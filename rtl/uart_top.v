==> flow/design.v <==
module baud_gen(
    input wire clk, 
    input wire rst,
    output reg baud_tick1,
    output reg baud_tick2
);
    parameter clk_freq = 50_000_000;
    parameter baud = 9600;
    localparam integer baud_div1 = clk_freq / baud;
    localparam integer baud_div2 = clk_freq / (baud * 16);
    reg [$clog2(baud_div1)-1:0] counter1;
    reg [$clog2(baud_div2)-1:0] counter2;
    always @(posedge clk) begin
        if (rst) begin
            counter1 <= 0;
            baud_tick1 <= 1'b0;
        end else begin
            if (counter1 == baud_div1 - 1) begin
                counter1 <= 0;
                baud_tick1 <= 1'b1;
            end else begin
                counter1 <= counter1 + 1;
                baud_tick1 <= 1'b0;
            end
        end
    end
    always @(posedge clk) begin
        if (rst) begin
            counter2 <= 0;
            baud_tick2 <= 1'b0;
        end else begin
            if (counter2 == baud_div2 - 1) begin
                counter2 <= 0;
                baud_tick2 <= 1'b1;
            end else begin
                counter2 <= counter2 + 1;
                baud_tick2 <= 1'b0;
            end
        end
    end
endmodule
module receiver #(
    parameter PARITY_EN   = 1,       
    parameter PARITY_TYPE = 0,       
    parameter XOR_KEY     = 8'h45    
)(
    input  wire clk,
    input  wire rst,
    input  wire baud_tick2,
    input  wire rx,
    input  wire rdy_clr,
    output reg  [7:0] data_out,
    output reg  rdy,
    output reg  parity_error
);
    localparam IDLE   = 3'b000;
    localparam START  = 3'b001;
    localparam DATA   = 3'b010;
    localparam PARITY = 3'b011;
    localparam STOP   = 3'b100;
    reg [2:0] state;
    reg [3:0] sample_cnt;
    reg [2:0] bit_idx;
    reg [7:0] shift_reg;
    reg received_parity;
    reg calculated_parity;
    always @(*) begin
        if (PARITY_TYPE == 0)
            calculated_parity = ^shift_reg;       
        else
            calculated_parity = ~(^shift_reg);    
    end
    always @(posedge clk) begin
        if (rst) begin
            state          <= IDLE;
            sample_cnt     <= 0;
            bit_idx        <= 0;
            shift_reg      <= 0;
            data_out       <= 0;
            rdy            <= 0;
            parity_error   <= 0;
            received_parity <= 0;
        end else begin
            if (rdy_clr) begin
                rdy          <= 0;
                parity_error <= 0;
            end
            if (baud_tick2) begin
                case (state)
                    IDLE: if (!rx) begin
                        state <= START;
                        sample_cnt <= 0;
                    end
                    START: if (sample_cnt == 7) begin
                        if (!rx) begin
                            state <= DATA;
                            bit_idx <= 0;
                            sample_cnt <= 0;
                        end else
                            state <= IDLE;
                    end else
                        sample_cnt <= sample_cnt + 1;
                    DATA: if (sample_cnt == 15) begin
                        shift_reg[bit_idx] <= rx;
                        sample_cnt <= 0;
                        if (bit_idx == 7) begin
                            if (PARITY_EN)
                                state <= PARITY;
                            else
                                state <= STOP;
                        end else
                            bit_idx <= bit_idx + 1;
                    end else
                        sample_cnt <= sample_cnt + 1;
                    PARITY: if (sample_cnt == 15) begin
                        received_parity <= rx;
                        if (rx != calculated_parity)
                            parity_error <= 1'b1;
                        sample_cnt <= 0;
                        state <= STOP;
                    end else
                        sample_cnt <= sample_cnt + 1;
                    STOP: if (sample_cnt == 15) begin
                        if (rx) begin
                            data_out <= shift_reg ^ XOR_KEY;
                            rdy <= 1'b1;
                        end
                        state <= IDLE;
                        sample_cnt <= 0;
                    end else
                        sample_cnt <= sample_cnt + 1;
                    default: state <= IDLE;
                endcase
            end
        end
    end
endmodule
module transmitter #(
    parameter PARITY_EN   = 1,       
    parameter PARITY_TYPE = 0,       
    parameter XOR_KEY     = 8'h45    
)(
    input  wire clk,
    input  wire wr_en,
    input  wire baud_tick1,
    input  wire rst,
    input  wire [7:0] data_in,
    output reg  tx,
    output reg  busy
);
    localparam idle   = 3'b000;
    localparam start  = 3'b001;
    localparam data   = 3'b010;
    localparam parity = 3'b011;
    localparam stop   = 3'b100;
    reg [2:0] state;
    reg [2:0] bit_inx;
    reg [7:0] shift_reg;
    reg parity_bit;
    always @(*) begin
        if (PARITY_TYPE == 0)
            parity_bit = ^shift_reg;       
        else
            parity_bit = ~(^shift_reg);    
    end
    always @(posedge clk) begin
        if (rst) begin
            state     <= idle;
            busy      <= 1'b0;
            tx        <= 1'b1;
            bit_inx   <= 3'd0;
            shift_reg <= 8'd0;
        end else begin
            case (state)
                idle: begin
                    tx   <= 1'b1;
                    busy <= 1'b0;
                    if (wr_en) begin
                        shift_reg <= data_in ^ XOR_KEY;
                        busy      <= 1'b1;
                        bit_inx   <= 3'd0;
                        state     <= start;
                    end
                end
                start: if (baud_tick1) begin
                    tx    <= 1'b0;
                    state <= data;
                end
                data: if (baud_tick1) begin
                    tx <= shift_reg[bit_inx];
                    if (bit_inx == 3'd7) begin
                        if (PARITY_EN)
                            state <= parity;
                        else
                            state <= stop;
                    end else
                        bit_inx <= bit_inx + 1;
                end
                parity: if (baud_tick1) begin
                    tx    <= parity_bit;
                    state <= stop;
                end
                stop: if (baud_tick1) begin
                    tx    <= 1'b1;
                    busy  <= 1'b0;
                    state <= idle;
                end
                default: state <= idle;
            endcase
        end
    end
endmodule
module uart_top #(
    parameter CLK_FREQ = 50_000_000,  
    parameter BAUD_RATE = 9600,       
    parameter PARITY_EN = 1,          
    parameter PARITY_TYPE = 0         
)(
    input  wire clk,
    input  wire rst,
    input  wire [7:0] tx_data_in,
    input  wire tx_wr_en,
    output wire tx_out,
    output wire tx_busy_out,
    input  wire rx_in,
    input  wire rx_rdy_clr,
    output wire [7:0] rx_data_out,
    output wire rx_rdy_out,
    output wire rx_parity_error
);
    wire baud_tick1;
    wire baud_tick2;
    baud_gen #(
        .clk_freq(CLK_FREQ),
        .baud(BAUD_RATE)
    ) baud_generator (
        .clk(clk),
        .rst(rst),
        .baud_tick1(baud_tick1),
        .baud_tick2(baud_tick2)
    );
    transmitter #(
        .PARITY_EN(PARITY_EN),
        .PARITY_TYPE(PARITY_TYPE)
    ) uart_transmitter (
        .clk(clk),
        .rst(rst),
        .baud_tick1(baud_tick1),
        .wr_en(tx_wr_en),
        .data_in(tx_data_in),
        .tx(tx_out),
        .busy(tx_busy_out)
    );
    receiver #(
        .PARITY_EN(PARITY_EN),
        .PARITY_TYPE(PARITY_TYPE)
    ) uart_receiver (
        .clk(clk),
        .rst(rst),
        .baud_tick2(baud_tick2),
        .rx(rx_in),
        .rdy_clr(rx_rdy_clr),
        .data_out(rx_data_out),
        .rdy(rx_rdy_out),
        .parity_error(rx_parity_error)
    );
endmodule
Step by step through the tools: uart_top
What the tools print for uart_top, step after step.
Line numbers count from 1 in the design file above.
Operators: Yosys type, input widths -> output width; for muxes data width and select width s.
Cell names lack the library's common part.
Not given: --
- design top: uart_top
- clock input: clk
- library: sky130hd
- corner: tt_025C_1v80

Elaborated design
Counts by Yosys on the flattened word-level netlist (proc, flatten, opt, wreduce; memories kept). Register bits leave out memories and registers merged into their read ports (data or address). Print and check cells are left out. Cells with the same type and inputs are merged into one.
- add/sub/neg operators at 6
- multipliers: 0
- div/mod/pow operators: 0
- noted magnitude comparators: 0
- equality and inequality tests: 30
- noted shifts and indexed selects: 3
- muxes and demuxes: 47
- bitwise logic cells at 5
- reduce/logical cells: 22
- operator list (operator ; count):
    $mux 3 ; 19
    $pmux 3 s5 ; 2
    $ne 2x2->1 const B ; 9
    $mux 1 ; 17
    $reduce_xor 8->1 ; 2
    $add 13x1->13 const B ; 1
    $eq 13x13->1 const B ; 1
    $ne 2x1->1 const B ; 6
    $eq 3x2->1 const B ; 4
    $eq 3x3->1 const B ; 4
    $reduce_and 6->1 ; 2
    $pmux 4 s3 ; 1
    $pmux 3 s2 ; 2
    $mux 4 ; 3
    $reduce_bool 5->1 ; 2
    $add 9x1->9 const B ; 1
    $eq 9x9->1 const B ; 1
    $shift 1x4->8 ; 1
    $shift 1x4->8 const A ; 1
    $reduce_and 4->1 ; 2
    $shiftx 8x3->1 ; 1
    $and 8x8->8 ; 1
    $or 8x8->8 ; 1
    $not 8->8 ; 1
    $reduce_and 7->1 ; 1
    $reduce_and 2->1 ; 3
    $reduce_bool 2->1 ; 3
    $add 3x1->3 const B ; 2
Other operator kinds: 15; their cells: 19.
- flip-flop bits (word level) at 68
- latch bits at 0
- RAM bits: 0
- memory bits (read-only) at 0
- word width x clocked read ports at 0
- noted memories kept: 0
- input bits at 13
- noted output and inout bits: 12
- cells after elaboration: 129

Longest topological paths
Depth = most cells in a row (Yosys ltp): at word level without a register or memory, in the mapped netlist without a sequential cell, where the memories' decode and read muxes count.
- noted word-level depth: 6
- ABC_AREA at 1
- depth in mapped cells at 11
- noted mapped depth without buffers: 11

Netlist
Yosys stat after the flow's synthesis: flattened, memories mapped to cells. It holds for the ABC_AREA given above (unset counts as 0); a run with the other value may have another netlist.
Totals and module areas in this step are rounded.
- cells by type (type ; count ; total area (µm²)):
    dfxtp_1 ; 72 ; 1.44E+03
    nand2_1 ; 125 ; 469.2
    inv_1 ; 77 ; 289.027
    nor2_1 ; 49 ; 183.926
    a21oi_1 ; 36 ; 180.173
    o21ai_0 ; 33 ; 165.158
    nand3_1 ; 29 ; 145.139
    ha_1 ; 10 ; 125.12
    xor2_1 ; 8 ; 70.067
    nor3_1 ; 11 ; 55.053
    nand4_1 ; 6 ; 37.536
    nand2_4 ; 3 ; 33.782
    xnor2_1 ; 3 ; 26.275
    buf_2 ; 5 ; 25.024
    o21ai_1 ; 5 ; 25.024
    or2_2 ; 4 ; 25.024
    nor2_8 ; 1 ; 20.019
    a21oi_2 ; 2 ; 17.517
Not listed: further types 22, cells in them 34.
- noted mapped cells: 513
- synthesis area: 3600 µm²
- sequential area at 1400 µm²
- flip-flop cells: 72

Worst setup path after synthesis
Path of least setup slack by OpenSTA after synthesis, without wires, with an ideal clock, recovery checks aside; 20% of the period is set as input and as output delay. Where synthesis merged equal registers, the netlist keeps one of their names.
- path type: reg2reg
- from: register uart_receiver.bit_idx[0]
- to: register uart_receiver.shift_reg[4]
- noted period: 1.92 ns
- noted library setup time: 0.118 ns
- noted launch time at the first pin: 0.000 ns
- noted arrival: 1.413 ns
- required time: 1.802 ns
- noted path slack: 0.389 ns
- delay of the path: 1.531 ns
- noted driving pins on the path: 10
- buffers on the path at 0
- period reached after synthesis at 1.531 ns
"delay of the path" = arrival - input delay + setup time.
"driving pins on the path" counts driving pins, that of a launching flip-flop among them; a cell with two outputs on the path counts twice.
"period reached after synthesis" is the clock period less the worst setup slack; recovery checks do not enter. This is arithmetic on one report: input and output delays are still those of the set period (20% each).
The rows between start and end are the longest chain of elaborated cells between them; the timing report does not say that the signal goes this way. Where chains are equally long, one stands for them.
A line is the first line of the expression or statement that the cell stems from. Yosys adds cells for indexed reads and writes and turns some case tables into memories.
At most two assigning lines are given for a register; there are more.
- cell sequence: dfxtp_1 > inv_1 > ha_1 > or2_2 > nand2_1 > inv_1 > nand2_4 > nor2_1 > o21ai_1 > nor2_1
- noted cells in the longest elaborated chain: 5
- noted elaborated cells on any way between the ends: 6
- source lines of those cells: 1
- those cells by class: add/sub: 1; shift: 2; logic: 3
- ends and longest elaborated chain, post-synthesis (what ; RTL line ; source):
    start: declaration ; 63 ; reg [2:0] bit_idx;
    start: assignment ; 77 ; bit_idx        <= 0;
    start: assignment ; 112 ; bit_idx <= bit_idx + 1;
    $neg 3->4 ; 104 ; shift_reg[bit_idx] <= rx;
    $shift 1x4->8 ; 104 ;
    $not 8->8 ; 104 ;
    $and 8x8->8 ; 104 ;
    $or 8x8->8 ; 104 ;
    end: assignment ; 78 ; shift_reg      <= 0;
    end: assignment ; 104 ;
    end: declaration ; 64 ; reg [7:0] shift_reg;

Timing after layout
Path of least setup slack in the final report of flow run A (OpenROAD, finished layout, wires in). Where an end is a register, its clock arrival counts in the times.
- path type: reg2out
- from: register uart_transmitter.tx
- to: output port tx_out
- noted period: 2.74 ns
- external output delay: 0.55 ns
- noted launch time at the first pin: 0.34 ns
- noted arrival: 1.24 ns
- required time: 2.19 ns
- noted path slack: 0.96 ns
- noted driving pins on the path: 2
- buffers on the path at 1
At most two assigning lines are given for a register; there are more.
- cell sequence: dfxtp_1 > clkdlybuf4s50_1
- noted cells in the longest elaborated chain: 0
- noted elaborated cells on any way between the ends: 0
- source lines of those cells: 0
- ends and longest elaborated chain, after layout (what ; RTL line ; source):
    start: declaration ; 148 ; output reg  tx,
    start: assignment ; 190 ; tx <= shift_reg[bit_inx];
    start: assignment ; 200 ; tx    <= parity_bit;
    end: declaration ; 223 ; output wire tx_out,

Subject: flow runs of uart_top

Hi,

Stored flow runs of uart_top (2 of them; Yosys, OpenROAD, sky130hd). They differ in their settings and are not a sequence. Constraints: input delay and output delay 20% of the set period each, output load 0.01 pF.
"clock period achieved" means the clock period less the worst setup slack. The figure is calculated, with input and output delays left at 20% of the set period.
"time used up by the worst setup path" is the time allowed to the run's worst setup path (the clock period less input and output delay, where it has them) less its slack. Clock arrival times count: a late capture clock shortens it, a late launch clock lengthens it.
"power consumption" is the tool's figure for a default switching activity; nothing was simulated.
The measured numbers are rounded.

Flow run A
Settings were period_ns = 2.74; CORE_UTILIZATION = 66; SETUP_SLACK_MARGIN = 0.19; PLACE_DENSITY_LB_ADDON = 0.05; CORE_MARGIN = 10; CELL_PAD_IN_SITES_DETAIL_PLACEMENT = 0; ABC_AREA = 1; GPL_TIMING_DRIVEN = 1; GPL_ROUTABILITY_DRIVEN = 1; CTS_CLUSTER_SIZE = 61; CTS_CLUSTER_DIAMETER = 144; CAP_MARGIN = 20; SLEW_MARGIN = 20
- post-route utilization: 80%
- noted the die area: 8800 µm²
- noted the time used up by the worst setup path: 1.24 ns
- worst path kind: reg2out
- noted the standard-cell area after layout: 4100 µm²
- final worst hold slack: 0.45 ns
- noted the power consumption: 2.2 mW
- synthesized cell area: 3600 µm²
- worst setup slack after layout at 0.96 ns
- clock period achieved at 1.784 ns

Flow run B
Settings were period_ns = 2.92; CORE_UTILIZATION = 60; CORE_ASPECT_RATIO = 0.61; CELL_PAD_IN_SITES_DETAIL_PLACEMENT = 0; TNS_END_PERCENT = 75; CTS_CLUSTER_DIAMETER = 162; CAP_MARGIN = 20; CORE_MARGIN = 2; SLEW_MARGIN = 20
- clock period achieved at 2.134 ns
- worst setup slack after layout at 0.79 ns
- noted the time used up by the worst setup path: 2.13 ns
- worst path kind: reg2reg
- noted the power consumption: 2.1 mW
- post-route utilization: 71%
- synthesized cell area: 3400 µm²
- noted the standard-cell area after layout: 3900 µm²
- noted the die area: 6300 µm²
- final worst hold slack: 0.45 ns

Regards
